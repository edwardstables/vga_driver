==> flow/design.v <==
module top (
    input logic clk,
    output logic [3:0] R,
    output logic [3:0] G,
    output logic [3:0] B,
    output logic HS,
    output logic VS
);
vga_driver i_vga_driver(
    .clk(clk),
    .R(R),
    .G(G),
    .B(B),
    .HS(HS),
    .VS(VS)
);
endmodule
module vga_driver (
    input logic clk,
    output logic [3:0] R,
    output logic [3:0] G,
    output logic [3:0] B,
    output logic HS,
    output logic VS
);
localparam WIDTH = 1280;
localparam HEIGHT = 1024;
localparam WIDTH_COUNTER_SIZE = $clog2(WIDTH);
localparam HEIGHT_COUNTER_SIZE = $clog2(HEIGHT);
typedef enum {PIXEL, FRONT_PORCH, SYNC, BACK_PORCH} SyncState;
SyncState vstate;
SyncState next_vstate;
SyncState hstate;
SyncState next_hstate;
logic [WIDTH_COUNTER_SIZE-1:0] hcount;
logic [HEIGHT_COUNTER_SIZE-1:0] vcount;
initial begin
    hstate = FRONT_PORCH;
    vstate = FRONT_PORCH;
    hcount = 'b0;
    vcount = 'b0;
end
always_comb begin
    next_hstate = hstate;
    case (hstate)
        PIXEL:
            if (hcount == 1280-1) next_hstate = FRONT_PORCH;
        FRONT_PORCH:
            if (hcount == 48-1) next_hstate = SYNC;
        SYNC:
            if (hcount == 112-1) next_hstate = BACK_PORCH;
        default:  
            if (hcount == 248-1) next_hstate = PIXEL;
    endcase
end
always @(posedge clk) begin
    if (hstate != next_hstate) begin
        hstate <= next_hstate;
        hcount <= 'b0;
    end else begin
        hcount <= hcount + 1;
    end
end
always_comb begin
    next_vstate = vstate;
    case (vstate)
        PIXEL:
            if (vcount == 1024-1) next_vstate = FRONT_PORCH;
        FRONT_PORCH:
            if (vcount == 1-1) next_vstate = SYNC;
        SYNC:
            if (vcount == 3-1) next_vstate = BACK_PORCH;
        default:  
            if (vcount == 38-1) next_vstate = PIXEL;
    endcase
end
always @(posedge clk) begin
    if (vstate != next_vstate) begin
        vstate <= next_vstate;
        vcount <= 'b0;
    end else
    if (hstate == BACK_PORCH && next_hstate == PIXEL) begin
        vcount <= vcount + 1;
    end
end
logic [3:0] letter;
always_comb begin
    letter = 4'b0;
    if (hcount >= 228 && hcount < 303 && vcount > 256 && vcount < 768)
        letter = 4'hFF;
    if (hcount >= 303 && hcount < 378 && vcount > 256 && vcount < 384)
        letter = 4'hFF;
    if (hcount >= 303 && hcount < 378 && vcount > 640 && vcount < 768)
        letter = 4'hFF;
    if (hcount >= 378 && hcount < 453 && vcount > 256 && vcount < 768)
        letter = 4'hFF;
    if (hcount >= 528 && hcount < 603 && vcount > 256 && vcount < 768)
        letter = 4'hFF;
    if (hcount >= 603 && hcount < 753 && vcount > 640 && vcount < 768)
        letter = 4'hFF;
    if (hcount >= 828 && hcount < 903 && vcount > 256 && vcount < 768)
        letter = 4'hFF;
    if (hcount >= 903 && hcount < 1053 && vcount > 256 && vcount < 384)
        letter = 4'hFF;
    if (hcount >= 903 && hcount < 1053 && vcount > 640 && vcount < 768)
        letter = 4'hFF;
end
assign R = vstate != PIXEL || hstate != PIXEL ? 'b0 : 4'b1111;
assign G = vstate != PIXEL || hstate != PIXEL ? 'b0 : letter;
assign B = vstate != PIXEL || hstate != PIXEL ? 'b0 : letter;
assign HS = hstate != SYNC;
assign VS = vstate != SYNC;
endmodule
# From RTL to reports: top
# Tool output for the design above, in the order of the flow.
# Line numbers count from 1 in the design file above.
# Operators carry their Yosys type and port widths (W data, S select, Z words).
# Not given: --
dict set report inputs {
  top_module {top}
  clk_port {clk}
  cell_library {sky130hd}
  lib_corner {tt_025C_1v80}
}

# Elaborated design
# Source: Yosys, flattened and elaborated, memories not mapped. Widths are those after wreduce; folded enables and synchronous resets count as part of the registers. Registers that Yosys merges into a memory's read port (data or address) are not register bits. Print and check cells do not count. Equal cells are merged and count once.
dict set report word_totals {
  ff_bits 85
  in_bits 1
  output_inout_bits 14
  elab_cells 94
}
dict set report op_classes {
  n_addsub 2
  cmp 18
  n_eq 16
  mux 21
  n_reduce_logical 33
}
# cell count
set ops {}
lappend ops {{$mux W32} 8}
lappend ops {{$pmux W32 S3} 2}
lappend ops {{$eq A32 B2 Y1 const B} 3}
lappend ops {{$logic_not A32 Y1} 3}
lappend ops {{$eq A32 B1 Y1 const B} 2}
lappend ops {{$ne A32 B2 Y1 const B} 2}
lappend ops {{$ne A32 B32 Y1} 2}
lappend ops {{$reduce_bool A32 Y1} 2}
lappend ops {{$ge A11 B10 Y1 const B} 4}
lappend ops {{$mux W4} 11}
lappend ops {{$lt A11 B10 Y1 const B} 3}
lappend ops {{$lt A11 B9 Y1 const B} 3}
lappend ops {{$logic_and A1 B1 Y1} 26}
lappend ops {{$ge A11 B9 Y1 const B} 2}
lappend ops {{$add A11 B1 Y11 const B} 1}
lappend ops {{$lt A11 B11 Y1 const B} 1}
lappend ops {{$eq A11 B11 Y1 const B} 1}
lappend ops {{$eq A11 B6 Y1 const B} 1}
lappend ops {{$eq A11 B7 Y1 const B} 1}
lappend ops {{$ge A11 B8 Y1 const B} 1}
lappend ops {{$eq A11 B8 Y1 const B} 1}
lappend ops {{$add A10 B1 Y10 const B} 1}
lappend ops {{$gt A10 B10 Y1 const B} 1}
lappend ops {{$lt A10 B10 Y1 const B} 1}
lappend ops {{$eq A10 B10 Y1 const B} 1}
lappend ops {{$eq A10 B2 Y1 const B} 1}
lappend ops {{$eq A10 B6 Y1 const B} 1}
lappend ops {{$gt A10 B9 Y1 const B} 1}
# Other operator kinds: 3; their cells: 3.

# Longest topological paths
# Yosys ltp: most cells in a row. Word level: on the elaborated netlist, between registers, memories and ports. Mapped: between sequential cells and ports; inverters and the memories' decode and read muxes count.
dict set report logic_depth {
  depth_word 14
  abc_area 0
  ltp_mapped 9
  mapped_depth_nobuf 8
}

# Netlist
# Yosys stat after the flow's synthesis: flattened, memories mapped to cells. It holds for the ABC_AREA given above (unset counts as 0); a run with the other value may have another netlist.
# The area totals of this step are shown rounded.
# cell count area_total_um2
set types {}
lappend types {sky130_fd_sc_hd__edfxtp_1 64 1.92E+03}
lappend types {sky130_fd_sc_hd__dfxtp_1 21 420.403}
lappend types {sky130_fd_sc_hd__nor2b_1 33 206.448}
lappend types {sky130_fd_sc_hd__and2_1 30 187.68}
lappend types {sky130_fd_sc_hd__nor2_1 34 127.622}
lappend types {sky130_fd_sc_hd__nor4_1 17 106.352}
lappend types {sky130_fd_sc_hd__xor2_1 12 105.101}
lappend types {sky130_fd_sc_hd__buf_4 11 82.579}
lappend types {sky130_fd_sc_hd__nand2_1 21 78.826}
lappend types {sky130_fd_sc_hd__ha_1 6 75.072}
lappend types {sky130_fd_sc_hd__xnor2_1 7 61.309}
lappend types {sky130_fd_sc_hd__clkbuf_1 16 60.058}
lappend types {sky130_fd_sc_hd__nand4_1 9 56.304}
lappend types {sky130_fd_sc_hd__nand3_1 11 55.053}
lappend types {sky130_fd_sc_hd__nor3_1 8 40.038}
lappend types {sky130_fd_sc_hd__a21oi_1 7 35.034}
lappend types {sky130_fd_sc_hd__a41oi_1 4 35.034}
lappend types {sky130_fd_sc_hd__buf_2 7 35.034}
# Not listed: further types 38, cells in them 74.
dict set report synth_totals {
  cells 392
  area_mm2 0.00425
  seq_area_mm2 0.00234
  ffs 85
  buf_cells 36
}
# By module: a second synthesis without flattening, with its own total; a netlist apart from the flattened one above.
dict set report hier_totals {
  cells_unflattened 397
  hier_area_mm2 0.00432
}
# Rows give one instance, submodules left out.
# module n_inst cells area_mm2 mod_seq_area_mm2
set modules {}
lappend modules {vga_driver 1 397 0.00432 0.00234}
lappend modules {top 1 0 0 0}

# Timing after synthesis
# Source: OpenSTA report_checks on the synthesized netlist (no wires, ideal clock, input and output delay 20% of the period each), path of least setup slack; recovery checks are left aside. Register names are those of the netlist, which keeps one name where synthesis merged equal registers.
dict set report synth_path {
  path_kind {register -> output}
  start {reg i_vga_driver.hcount[3]}
  end {out B[1]}
  tclk_ps 3320
  out_delay_ps 664
  launch_ps 0
  t_arrival_ps 2505
  required_ps 2656
  path_slack_ps 151
  delay_ps 2505
  driving_pins 8
  n_path_buf 2
  period_less_setup_slack_ps 3169
}
# "delay_ps" = arrival - input delay + setup time.
# At an output port there is no setup time.
# "driving_pins" counts driving pins, that of a launching flip-flop among them; a cell with two outputs on the path counts twice.
# "period_less_setup_slack_ps" = period - worst setup slack (recovery checks aside). The figure is calculated, with input and output delays left at 20% of the set period.
# The rows between start and end are the longest chain of elaborated cells between them; the timing report does not say that the signal goes this way. Where chains are equally long, one stands for them.
# A line is the first line of the expression or statement that the cell stems from. Yosys adds cells for indexed reads and writes and turns some case tables into memories.
dict set report synth_between {
  path_cell_list {sky130_fd_sc_hd__dfxtp_1 -> sky130_fd_sc_hd__clkbuf_1 -> sky130_fd_sc_hd__nand4_1 -> sky130_fd_sc_hd__o41ai_1 -> sky130_fd_sc_hd__o31ai_1 -> sky130_fd_sc_hd__a211o_1 -> sky130_fd_sc_hd__a221oi_1 -> sky130_fd_sc_hd__buf_4}
  elab_chain_len 14
  cone_cells 49
  cone_classes {14 x compare; 10 x mux; 25 x reduce/logical}
}
# element line_no
set synth_rtl {}
lappend synth_rtl {{start, declared} 35} ;# logic [WIDTH_COUNTER_SIZE-1:0] hcount;
lappend synth_rtl {{start, assigned} 59} ;# hcount <= 'b0;
lappend synth_rtl {{start, assigned} 61} ;# hcount <= hcount + 1;
lappend synth_rtl {{$ge A11 B8 Y1} 89} ;# if (hcount >= 228 && hcount < 303 && vcount > 256 && vcount < 768)
lappend synth_rtl {{$logic_and A1 B1 Y1 (3 in a row)} 89}
lappend synth_rtl {{$mux W4} 89}
lappend synth_rtl {{$mux W4} 91} ;# if (hcount >= 303 && hcount < 378 && vcount > 256 && vcount < 384)
lappend synth_rtl {{$mux W4} 93} ;# if (hcount >= 303 && hcount < 378 && vcount > 640 && vcount < 768)
lappend synth_rtl {{$mux W4} 95} ;# if (hcount >= 378 && hcount < 453 && vcount > 256 && vcount < 768)
lappend synth_rtl {{$mux W4} 97} ;# if (hcount >= 528 && hcount < 603 && vcount > 256 && vcount < 768)
lappend synth_rtl {{$mux W4} 99} ;# if (hcount >= 603 && hcount < 753 && vcount > 640 && vcount < 768)
lappend synth_rtl {{$mux W4} 101} ;# if (hcount >= 828 && hcount < 903 && vcount > 256 && vcount < 768)
lappend synth_rtl {{$mux W4} 103} ;# if (hcount >= 903 && hcount < 1053 && vcount > 256 && vcount < 384)
lappend synth_rtl {{$mux W4} 105} ;# if (hcount >= 903 && hcount < 1053 && vcount > 640 && vcount < 768)
lappend synth_rtl {{$mux W4} 110} ;# assign B = vstate != PIXEL || hstate != PIXEL ? 'b0 : letter;
lappend synth_rtl {{end, declared} 5} ;# output logic [3:0] B,
# Some nets on the timed path still bear RTL names; the line given drives or declares the net.
# signal line_no
set synth_named_nets {}
lappend synth_named_nets {B[0] 110}

# Path in the finished layout
# From the final timing report of run 2: the path of least setup slack in the routed layout; clock arrival at registers is part of the times.
# The path's times are printed in steps of 10 ps; the period is the one set.
dict set report layout_path {
  path_kind {register -> output}
  start {reg i_vga_driver.vcount[0]}
  end {out G[2]}
  tclk_ps 2700
  out_delay_ps 540
  launch_ps 330
  t_arrival_ps 2380
  required_ps 2160
  path_slack_ps -220
  driving_pins 10
  n_path_buf 2
}
# The rows between start and end are the longest chain of elaborated cells between them; the timing report does not say that the signal goes this way. Where chains are equally long, one stands for them.
dict set report layout_between {
  path_cell_list {sky130_fd_sc_hd__dfxtp_2 -> sky130_fd_sc_hd__inv_1 -> sky130_fd_sc_hd__ha_1 -> sky130_fd_sc_hd__a311oi_2 -> sky130_fd_sc_hd__a31o_1 -> sky130_fd_sc_hd__o211ai_1 -> sky130_fd_sc_hd__a211o_1 -> sky130_fd_sc_hd__a221oi_4 -> sky130_fd_sc_hd__buf_6 -> sky130_fd_sc_hd__buf_6}
  elab_chain_len 13
  cone_cells 32
  cone_classes {4 x compare; 10 x mux; 18 x reduce/logical}
}
# element line_no
set layout_rtl {}
lappend layout_rtl {{start, declared} 36} ;# logic [HEIGHT_COUNTER_SIZE-1:0] vcount;
lappend layout_rtl {{start, assigned} 80} ;# vcount <= 'b0;
lappend layout_rtl {{start, assigned} 83} ;# vcount <= vcount + 1;
lappend layout_rtl {{$gt A10 B9 Y1} 89} ;# if (hcount >= 228 && hcount < 303 && vcount > 256 && vcount < 768)
lappend layout_rtl {{$logic_and A1 B1 Y1 (2 in a row)} 89}
lappend layout_rtl {{$mux W4} 89}
lappend layout_rtl {{$mux W4} 91} ;# if (hcount >= 303 && hcount < 378 && vcount > 256 && vcount < 384)
lappend layout_rtl {{$mux W4} 93} ;# if (hcount >= 303 && hcount < 378 && vcount > 640 && vcount < 768)
lappend layout_rtl {{$mux W4} 95} ;# if (hcount >= 378 && hcount < 453 && vcount > 256 && vcount < 768)
lappend layout_rtl {{$mux W4} 97} ;# if (hcount >= 528 && hcount < 603 && vcount > 256 && vcount < 768)
lappend layout_rtl {{$mux W4} 99} ;# if (hcount >= 603 && hcount < 753 && vcount > 640 && vcount < 768)
lappend layout_rtl {{$mux W4} 101} ;# if (hcount >= 828 && hcount < 903 && vcount > 256 && vcount < 768)
lappend layout_rtl {{$mux W4} 103} ;# if (hcount >= 903 && hcount < 1053 && vcount > 256 && vcount < 384)
lappend layout_rtl {{$mux W4} 105} ;# if (hcount >= 903 && hcount < 1053 && vcount > 640 && vcount < 768)
lappend layout_rtl {{$mux W4} 109} ;# assign G = vstate != PIXEL || hstate != PIXEL ? 'b0 : letter;
lappend layout_rtl {{end, declared} 4} ;# output logic [3:0] G,

; top through Yosys and OpenROAD on sky130hd: 2 stored runs, unordered, with their settings and measured results. The constraints put input and output delay at 20% of the set period each and load the outputs with 0.01 pF.
; "achieved_clock_period_ps" is the run's clock period less its worst setup slack. It is reckoned from that one timing run; input and output delays stay at 20% of the period that was set.
; "critical_path_time_ps": the worst setup path's part of the clock period (all of it between registers, 20% less for each end at a port) less its slack. A launch clock that arrives late makes it longer, a capture clock that arrives late makes it shorter.
; "totalPower_mw" is the tool's figure for a default switching activity; nothing was simulated.
; "critical_path_time_ps" is given in steps of 10 ps.
; Measured values are rounded.

[run 1: settings]
period_ns = 3.09
CORE_UTILIZATION = 52
PLACE_DENSITY_LB_ADDON = 0.06
HOLD_SLACK_MARGIN = -0.02
CORE_ASPECT_RATIO = 1.15
CORE_MARGIN = 5
CELL_PAD_IN_SITES_GLOBAL_PLACEMENT = 3
TNS_END_PERCENT = 5
CTS_CLUSTER_SIZE = 39
CTS_CLUSTER_DIAMETER = 235
SLEW_MARGIN = 0
MIN_ROUTING_LAYER = met1
CAP_MARGIN = 20
[run 1: results]
outcome = did not finish, placement stopped with FLW-0024

[run 2: settings]
period_ns = 2.7
CORE_UTILIZATION = 24
SETUP_SLACK_MARGIN = 0.61
PLACE_DENSITY_LB_ADDON = 0.19
GPL_ROUTABILITY_DRIVEN = 1
CTS_CLUSTER_SIZE = 39
CTS_CLUSTER_DIAMETER = 222
MAX_ROUTING_LAYER = met5
CAP_MARGIN = 20
CORE_MARGIN = 2
SLEW_MARGIN = 20
[run 2: results]
final_cell_area_mm2 = 0.00625
final_hold_ws_ps = 522
setup_worst_slack_ps = -220
critical_path_time_ps = 2380
critical_path_type = register -> output
totalPower_mw = 2.51
synthArea_mm2 = 0.00425
tns_setup_ps = -2380
design_die_area_mm2 = 0.0188
util_frac = 0.361
achieved_clock_period_ps = 2920
